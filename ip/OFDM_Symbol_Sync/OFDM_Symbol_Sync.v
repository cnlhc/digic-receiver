==> flow/design.v <==
`timescale 1 ps / 1 ps
module OFDM_Symbol_Sync (
		output wire        sample_clock_reset,  
		input  wire        clock_clk,              
        input  wire        reset_reset,
		input  wire [31:0] asi_in0_data,            
		input  wire        asi_in0_valid,           
		input  wire        asi_in0_endofpacket,     
		input  wire        asi_in0_startofpacket,   
		output wire [31:0] aso_out0_data,           
		output reg         aso_out0_valid,          
		output reg         aso_out0_endofpacket,    
		output reg         aso_out0_startofpacket,  
		output  reg        pre_sampling             
	);
    wire signed [13:0]tRealData;
    wire signed [13:0]tImagData;
    assign tRealData=asi_in0_data[31:18];
    assign tImagData=asi_in0_data[17:4];
    always @ (posedge clock_clk or posedge reset_reset)begin
        if(reset_reset)begin
            pre_sampling<=1;
            sample_clock_reset<=1;
        end
        else begin
            if(!sample_clock_reset)
                sample_clock_reset<=1;
            if(pre_sampling)begin
                if(asi_in0_valid)begin
                    if(tRealData>14'h1fff && tImagData<14'h1fff)begin
                        pre_sampling<=0;
                        sample_clock_reset<=0;
                    end
                end
            end
            else begin
                if(asi_in0_startofpacket)
                    aso_out0_startofpacket<=1; 
                if(asi_in0_endofpacket)begin
                    aso_out0_endofpacket<=1;
                    pre_sampling<=1;
                end
                if(aso_out0_endofpacket)
                    aso_out0_endofpacket<=0;
                if(aso_out0_startofpacket)
                    aso_out0_startofpacket<=0;
                aso_out0_data<=asi_in0_data;
                aso_out0_valid<=asi_in0_valid;
            end
        end
    end
endmodule
======== Tool chain data of OFDM_Symbol_Sync ========
What the tools print for OFDM_Symbol_Sync, step after step.
Lines are those of the file above, counted from 1.
Operators carry their Yosys type and port widths (W data, S select, Z words).
Library cell names are shortened.
A cell with -- has no value.
design
  top module .............................. OFDM_Symbol_Sync
  clock ................................... clock_clk
  standard-cell library ................... sky130hd
  library corner .......................... tt_025C_1v80

======== Word-level counts ========
Source: Yosys, flattened and elaborated, memories not mapped. Widths are those after wreduce. Registers that Yosys merges into a memory's read port (data or address) are not register bits. Print and check cells do not count. Equal cells are merged and count once.
word-level totals
  output and inout port bits .............. 37
  bits in registers ....................... 37
cells by class
  reductions and logical operators ........ 2
  mux-type cells .......................... 6
  order comparisons ....................... 2
  bitwise operators ....................... 2
operators by type and width
  cell                    count
  $gt A14 B13 Y1 const B  1
  $lt A14 B13 Y1 const B  1
  $mux W1                 6
  $not A1 Y1              2
  $reduce_and A2 Y1       1
  $logic_and A1 B1 Y1     1

======== Longest topological paths ========
Depth = most cells in a row (Yosys ltp): at word level without a register or memory, in the mapped netlist without a sequential cell, where the memories' decode and read muxes count.
logic depth
  word-level depth ........................ 5
  ABC_AREA ................................ 1
  depth in mapped cells ................... 4
  depth with buffers taken out ............ 4

======== Netlist ========
The flow's flattened synthesis, as Yosys stat reports it; memories are mapped. The netlist is that of the ABC_AREA named above (0 if unset); the other value can give another one.
cells by type
  type      count
  edfxtp_1  35
  dfstp_2   2
  nand2_1   7
  nor2_1    7
  nor3b_2   1
  inv_1     3
  nand3_1   2
  a21oi_1   1
mapped netlist
  synthesis area .......................... 1,194.9 um^2
  cell count .............................. 58
  buffer cells ............................ 0
  flip-flop cells ......................... 37

======== Path before layout ========
OpenSTA on the mapped netlist: ideal clock, no wires. The path of least setup slack (recovery checks aside). Input and output delay are each 20% of the period. Register names are those of the netlist, which keeps one name where synthesis merged equal registers.
timing after synthesis
  kind .................................... in2reg
  from .................................... input port reset_reset
  to ...................................... register aso_out0_data[0]
  path buffers ............................ 0
  path delay .............................. 1.913 ns
  setup slack ............................. 1.648 ns
  required time ........................... 4.022 ns
  external input delay .................... 0.890 ns
  data arrival time ....................... 2.375 ns
  period .................................. 4.45 ns
  stages .................................. 1
  period reached after synthesis .......... 2.802 ns
"path delay" is the arrival time less input delay plus setup time.
"stages": output pins that drive a net of the path, with the launching flip-flop's if there is one; two outputs of one cell count as two.
"period reached after synthesis" = period - worst setup slack (recovery checks aside). The figure is calculated, with input and output delays left at 20% of the set period.
Between the ends stands the longest chain of elaborated cells between them, by number of cells; it is not shown to be the way that was timed. Of several equally long chains one is given.
Each line given opens the expression or statement behind the cell; cells for indexed reads and writes are added by Yosys, which also makes memories of some case tables.
between the ends, after synthesis
  path through ............................ nor2_1
  length of the longest elaborated chain .. 2
  elaborated cells on any way between the ends .. 2
  source lines of those cells ............. 0
  those cells by class .................... logic (1); reduce/logical (1)
RTL lines, path after synthesis
  element             line  source
  start: declaration  5     input  wire        reset_reset,
  $not A1 Y1          --
  $reduce_and A2 Y1   --
  end: assignment     47    aso_out0_data<=asi_in0_data;
  end: declaration    10    output wire [31:0] aso_out0_data,

======== Worst path after layout ========
Path of least setup slack in the final report of run 1 (OpenROAD, finished layout, wires in). Where an end is a register, its clock arrival counts in the times.
timing post-layout
  kind .................................... reg2out
  from .................................... register aso_out0_endofpacket
  to ...................................... output port aso_out0_endofpacket
  period .................................. 2.55 ns
  required time ........................... 2.04 ns
  stages .................................. 2
  setup slack ............................. 0.80 ns
  path buffers ............................ 1
  data arrival time ....................... 1.24 ns
between the ends, post-layout
  path through ............................ edfxtp_1 -> clkdlybuf4s50_1
  length of the longest elaborated chain .. 0
  elaborated cells on any way between the ends .. 0
  source lines of those cells ............. 0
RTL lines, path post-layout
  element             line  source
  start: declaration  12    output reg aso_out0_endofpacket,
  start: assignment   40    aso_out0_endofpacket<=1;
  start: assignment   44    aso_out0_endofpacket<=0;
  end: declaration    12

Ticket comment

Design OFDM_Symbol_Sync on sky130hd. What follows are 2 stored runs of the flow, each under its own settings; their order means nothing. The constraints put input and output delay at 20% of the set period each and load the outputs with 0.01 pF.
"achieved period" means the clock period less the worst setup slack. The figure is calculated, with input and output delays left at 20% of the set period.
"time of the worst setup path" is the time allowed to the run's worst setup path (the clock period less input and output delay, where it has them) less its slack. Clock arrival times count: a late capture clock shortens it, a late launch clock lengthens it.
By "total power after layout" is meant OpenSTA's value without simulated activity: inputs other than the clock are taken to toggle once in ten clock periods, and the tool carries that through the logic.

======== run 1 ========
==> flow/run.sh <==
#!/bin/bash
# the make line also repeats the synthesis and layout settings of config.mk as NAME=value (left out here)
make -C /OpenROAD-flow-scripts/flow DESIGN_CONFIG=/design/flow/config.mk WORK_HOME=/design/flow/orfs CLKGATE_MAP_FILE= finish
==> flow/config.mk <==
export PLATFORM = sky130hd
export DESIGN_NAME = OFDM_Symbol_Sync
export DESIGN_NICKNAME = OFDM_Symbol_Sync
export VERILOG_FILES = /design/flow/design.v
export SDC_FILE = /design/flow/constraint.sdc
export NUM_CORES = 4
export LEC_CHECK = 0
export ABC_AREA = 1
export CAP_MARGIN = 20
export CORE_MARGIN = 2
export CORE_UTILIZATION = 35
export CTS_CLUSTER_DIAMETER = 390
export GPL_TIMING_DRIVEN = 1
export MAX_ROUTING_LAYER = met4
export PLACE_DENSITY = 0.94
export SETUP_SLACK_MARGIN = 0.73
export SLEW_MARGIN = 30
==> flow/constraint.sdc <==
create_clock -name core_clock -period 2.55 [get_ports {clock_clk}]
set_input_delay 0.5100 -clock core_clock [delete_from_list [all_inputs] [get_ports {clock_clk}]]
set_output_delay 0.5100 -clock core_clock [all_outputs]
set_load 0.01 [all_outputs]

-------- measured, run 1 --------
  synthesis area .......................... 1,194.9 um^2
  standard-cell area after layout ......... 2,085.8 um^2
  die area ................................ 3,897.5 um^2
  utilization after routing ............... 0.63
  total power after layout ................ 1.213 mW
  time of the worst setup path ............ 1.24 ns
  type of the worst setup path ............ reg2out
  achieved period ......................... 1.751 ns
  setup total negative slack .............. 0.000 ns
  lowest hold slack ....................... 0.559 ns
  setup slack of the worst path ........... 0.799 ns

======== run 2 ========
==> flow/run.sh <==
#!/bin/bash
# the make line also repeats the synthesis and layout settings of config.mk as NAME=value (left out here)
make -C /OpenROAD-flow-scripts/flow DESIGN_CONFIG=/design/flow/config.mk WORK_HOME=/design/flow/orfs CLKGATE_MAP_FILE= finish
==> flow/config.mk <==
export PLATFORM = sky130hd
export DESIGN_NAME = OFDM_Symbol_Sync
export DESIGN_NICKNAME = OFDM_Symbol_Sync
export VERILOG_FILES = /design/flow/design.v
export SDC_FILE = /design/flow/constraint.sdc
export NUM_CORES = 4
export LEC_CHECK = 0
export CAP_MARGIN = 20
export CORE_MARGIN = 2
export CORE_UTILIZATION = 19
export SLEW_MARGIN = 20
==> flow/constraint.sdc <==
create_clock -name core_clock -period 2.45 [get_ports {clock_clk}]
set_input_delay 0.4900 -clock core_clock [delete_from_list [all_inputs] [get_ports {clock_clk}]]
set_output_delay 0.4900 -clock core_clock [all_outputs]
set_load 0.01 [all_outputs]

-------- measured, run 2 --------
  synthesis area .......................... 1,181.1 um^2
  standard-cell area after layout ......... 2,113.3 um^2
  die area ................................ 6,863.3 um^2
  utilization after routing ............... 0.355
  total power after layout ................ 1.264 mW
  time of the worst setup path ............ 1.42 ns
  type of the worst setup path ............ reg2out
  achieved period ......................... 1.908 ns
  setup total negative slack .............. 0.000 ns
  lowest hold slack ....................... 0.582 ns
  setup slack of the worst path ........... 0.542 ns
