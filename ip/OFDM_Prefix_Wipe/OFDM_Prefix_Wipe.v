==> flow/design.v <==
`timescale 1 ps / 1 ps
module OFDM_Prefix_Wipe (
		input  wire        clock_clk,                
		input  wire        reset_reset,              
		input  wire [31:0] asi_in0_data,             
		output wire        asi_in0_ready,            
		input  wire        asi_in0_valid,            
		input  wire        asi_in0_endofpacket,      
		input  wire        asi_in0_startofpacket,    
		output reg  [28:0] aso_out0_data,            
		input  wire        aso_out0_ready,           
		output reg         aso_out0_valid,           
		output reg         aso_out0_startofpacket, 
		output reg         aso_out0_endofpacket,
        output reg  [1:0]  aso_out0_error
    );
    reg tInnerState;
    reg [15:0]tBytesCounter;
    reg tPacketState;
    assign asi_in0_ready=1;
    always @(posedge reset_reset or posedge clock_clk) begin
        if(reset_reset)begin
            tInnerState<=0;
            tPacketState<=0;
        end
        else begin
            case(tInnerState)
                0:begin 
                    tPacketState<=0;
                    aso_out0_endofpacket<=0;
                    if(asi_in0_startofpacket)
                        tInnerState<=1;
                    if(asi_in0_valid)
                        tBytesCounter<=tBytesCounter+1;
                    else
                        tBytesCounter<=0;
                end
                1:begin  
                    aso_out0_valid<=0;
                    if(aso_out0_startofpacket)
                        aso_out0_startofpacket<=0;
                    if(aso_out0_endofpacket)begin
                        if(!asi_in0_endofpacket)
                            aso_out0_error<=2'b01;
                        aso_out0_endofpacket<=0;
                        aso_out0_valid<=0;
                    end
                    if(asi_in0_valid)begin
                        tBytesCounter<=tBytesCounter+1;
                        if (tBytesCounter>=255)begin
                            if(!tPacketState)begin
                                aso_out0_startofpacket<=1;
                                tPacketState<=1;
                            end
                            aso_out0_data[28:1]<=asi_in0_data[31:4];
                            aso_out0_data[0]<=0;
                            aso_out0_valid<=1;
                        end
                        if(tBytesCounter>=1278)begin
                            aso_out0_endofpacket<=1;
                        end
                    end
                end
            endcase
        end
    end
endmodule
Step by step through the tools: OFDM_Prefix_Wipe
The steps from the RTL of OFDM_Prefix_Wipe to its reports follow in flow order.
Lines are those of the file above, counted from 1.
Operators carry their Yosys type and port widths (W data, S select, Z words).
Library cell names are shortened.
A cell with n/a has no value.

inputs
  top module = OFDM_Prefix_Wipe
  clock = clock_clk
  cell library = sky130hd
  timing corner = tt_025C_1v80

Elaborated design
Yosys after proc, flatten, opt, wreduce and memory -nomap, before mapping. Memory bits, and registers merged into a memory's read port (data or address), are not among the register bits. Print and check cells are not counted. Equal cells are merged and count once.

storage and ports
  register bits after elaboration = 49
  bits in latches = 0
  bits in writable memories = 0
  memory bits (read-only) = 0
  clocked read ports x word width = 0
  memories = 0
  bits of input ports = 38

cells by class
  $add $sub $neg = 1
  $mul = 0
  div/mod/pow operators = 0
  order comparisons = 2
  equal/unequal tests = 2
  shifts and indexed selects = 0
  multiplexer cells = 13
  bitwise gates (word level) = 2
  reductions and logical operators = 5

operators with widths
  cell                     count
  $pmux W16 S2             1
  $mux W16                 2
  $add A16 B1 Y16 const B  1
  $ge A16 B11 Y1 const B   1
  $ge A16 B8 Y1 const B    1
  $reduce_and A2 Y1        4
  $mux W1                  8
  $reduce_and A4 Y1        1
  $pmux W1 S2              2
  $not A1 Y1               2
  $ne A2 B1 Y1 const B     1
  $ne A2 B2 Y1 const B     1

Longest topological paths
Yosys ltp: most cells in a row. Word level: on the elaborated netlist, between registers, memories and ports. Mapped: between sequential cells and ports; inverters and the memories' decode and read muxes count.

depth
  depth in word-level cells = 4
  ABC_AREA = 0
  mapped depth = 6
  gate-level depth less buffers = 6

After synthesis
Yosys stat after the flow's synthesis: flattened, memories mapped to cells. It holds for the ABC_AREA given above (unset counts as 0); a run with the other value may have another netlist.
The area totals of this step are shown rounded.

cells by type
  cell      count
  edfxtp_1  47
  xnor2_1   8
  nor2_1    18
  dfrtp_1   2
  xor2_1    5
  buf_4     4
  ha_1      2
  nand3_1   5
  nor3_1    5
  nor4_2    2
  buf_6     2
  nand2_1   6
  nand4_4   1
  and4_1    2
  a41oi_2   1
  inv_1     4
  and3_1    2
  nand4_1   2

Not listed: further types 13, cells in them 16.

mapped netlist
  mapped cells = 134
  mapped area = 0.00201 mm^2
  area of sequential cells = 0.00146 mm^2
  flip-flops = 49
  buffers = 6

Worst setup path after synthesis
Path of least setup slack by OpenSTA after synthesis, without wires, with an ideal clock, recovery checks aside; 20% of the period is set as input and as output delay. Where synthesis merged equal registers, the netlist keeps one of their names.

timing path post-synthesis
  path kind = reg-to-reg
  from = reg tBytesCounter[1]
  to = reg aso_out0_data[10]
  period = 3.1 ns
  library setup time = 0.387 ns
  data arrival time = 1.812 ns
  required time = 2.713 ns
  path slack = 0.900 ns
  delay of the path = 2.199 ns
  stages = 6
  synthesis period reached = 2.2 ns

"delay of the path" = arrival - input delay + setup time.
"stages" counts driving pins, that of a launching flip-flop among them; a cell with two outputs on the path counts twice.
"synthesis period reached" = period - worst setup slack (recovery checks aside). The figure is calculated, with input and output delays left at 20% of the set period.
The rows between start and end are the longest chain of elaborated cells between them; the timing report does not say that the signal goes this way. Where chains are equally long, one stands for them.
A line is the first line of the expression or statement that the cell stems from. Yosys adds cells for indexed reads and writes and turns some case tables into memories.
At most two assigning lines are given for a register; there are more.

on the way, post-synthesis
  cells stage by stage = edfxtp_1 ha_1 and3_1 nand2_1 a41oi_2 and2_1
  length of the longest elaborated chain = 2
  elaborated cells between the ends (all ways) = 2
  those cells by class = compare: 1; reduce/logical: 1

RTL lines, path post-synthesis
  item                RTL line  text
  start: declaration  18        reg [15:0]tBytesCounter;
  start: assignment   34        tBytesCounter<=tBytesCounter+1;
  start: assignment   49        tBytesCounter<=tBytesCounter+1;
  $ge A16 B8 Y1       50        if (tBytesCounter>=255)begin
  $reduce_and A4 Y1   n/a
  end: assignment     55        aso_out0_data[28:1]<=asi_in0_data[31:4];
  end: declaration    10        output reg [28:0] aso_out0_data,

Timing after layout
From the final timing report of run A: the path of least setup slack in the routed layout; clock arrival at registers is part of the times.

timing path after layout
  path kind = reg-to-reg
  from = reg tBytesCounter[1]
  to = reg aso_out0_data[18]
  period = 2.88 ns
  library setup time = 0.32 ns
  data arrival time = 2.01 ns
  required time = 2.84 ns
  path slack = 0.83 ns
  stages = 7

The rows between start and end are the longest chain of elaborated cells between them; the timing report does not say that the signal goes this way. Where chains are equally long, one stands for them.
At most two assigning lines are given for a register; there are more.

on the way, after layout
  cells stage by stage = edfxtp_1 ha_1 and3_1 nand2_1 a41oi_2 and2_1 buf_4
  length of the longest elaborated chain = 2
  elaborated cells between the ends (all ways) = 2
  those cells by class = compare: 1; reduce/logical: 1

RTL lines, path after layout
  item                RTL line  text
  start: declaration  18        reg [15:0]tBytesCounter;
  start: assignment   34        tBytesCounter<=tBytesCounter+1;
  start: assignment   49        tBytesCounter<=tBytesCounter+1;
  $ge A16 B8 Y1       50        if (tBytesCounter>=255)begin
  $reduce_and A4 Y1   n/a
  end: assignment     55        aso_out0_data[28:1]<=asi_in0_data[31:4];
  end: declaration    10        output reg [28:0] aso_out0_data,

==> results <==
Top module OFDM_Prefix_Wipe; platform sky130hd; tools Yosys and OpenROAD; 2 stored runs in no particular order. Input and output delays are each 20% of the period that was set; the output load is 0.01 pF.
"critical path time" = time allowed to the worst setup path (clock period - input delay - output delay, where it has them) - its slack; a late launch clock adds to it, a late capture clock takes from it.
"total power after layout": no workload was simulated; the value follows from the tool's default switching activity.
Measured values are rounded.
Settings: n/a = not set for that run.

name                                       run A       run B
period_ns                                  2.88        1.7
CORE_UTILIZATION                           50          21
PLACE_DENSITY_LB_ADDON                     0.15        0.26
HOLD_SLACK_MARGIN                          0.2         n/a
TNS_END_PERCENT                            100         15
ABC_AREA                                   0           n/a
GPL_ROUTABILITY_DRIVEN                     1           n/a
CTS_CLUSTER_SIZE                           27          26
CTS_CLUSTER_DIAMETER                       126         n/a
CAP_MARGIN                                 30          20
SLEW_MARGIN                                25          20
CORE_MARGIN                                2           2
CORE_ASPECT_RATIO                          n/a         1.21
CELL_PAD_IN_SITES_GLOBAL_PLACEMENT         n/a         3
CELL_PAD_IN_SITES_DETAIL_PLACEMENT         n/a         1
GPL_TIMING_DRIVEN                          n/a         1
worst slack on setup checks (ns)           0.834       0.043
area inside the die boundary (mm^2)        0.00455     0.0104
Yosys chip area after synthesis (mm^2)     0.00201     0.00201
total power after layout (mW)              1.35        2.66
final utilization (%)                      70.2        33.8
total negative slack on setup checks (ns)  0.000       0.000
standard-cell area after routing (mm^2)    0.00277     0.00317
critical path time (ns)                    2.05        1.66
class of the worst setup path              reg-to-reg  reg-to-reg
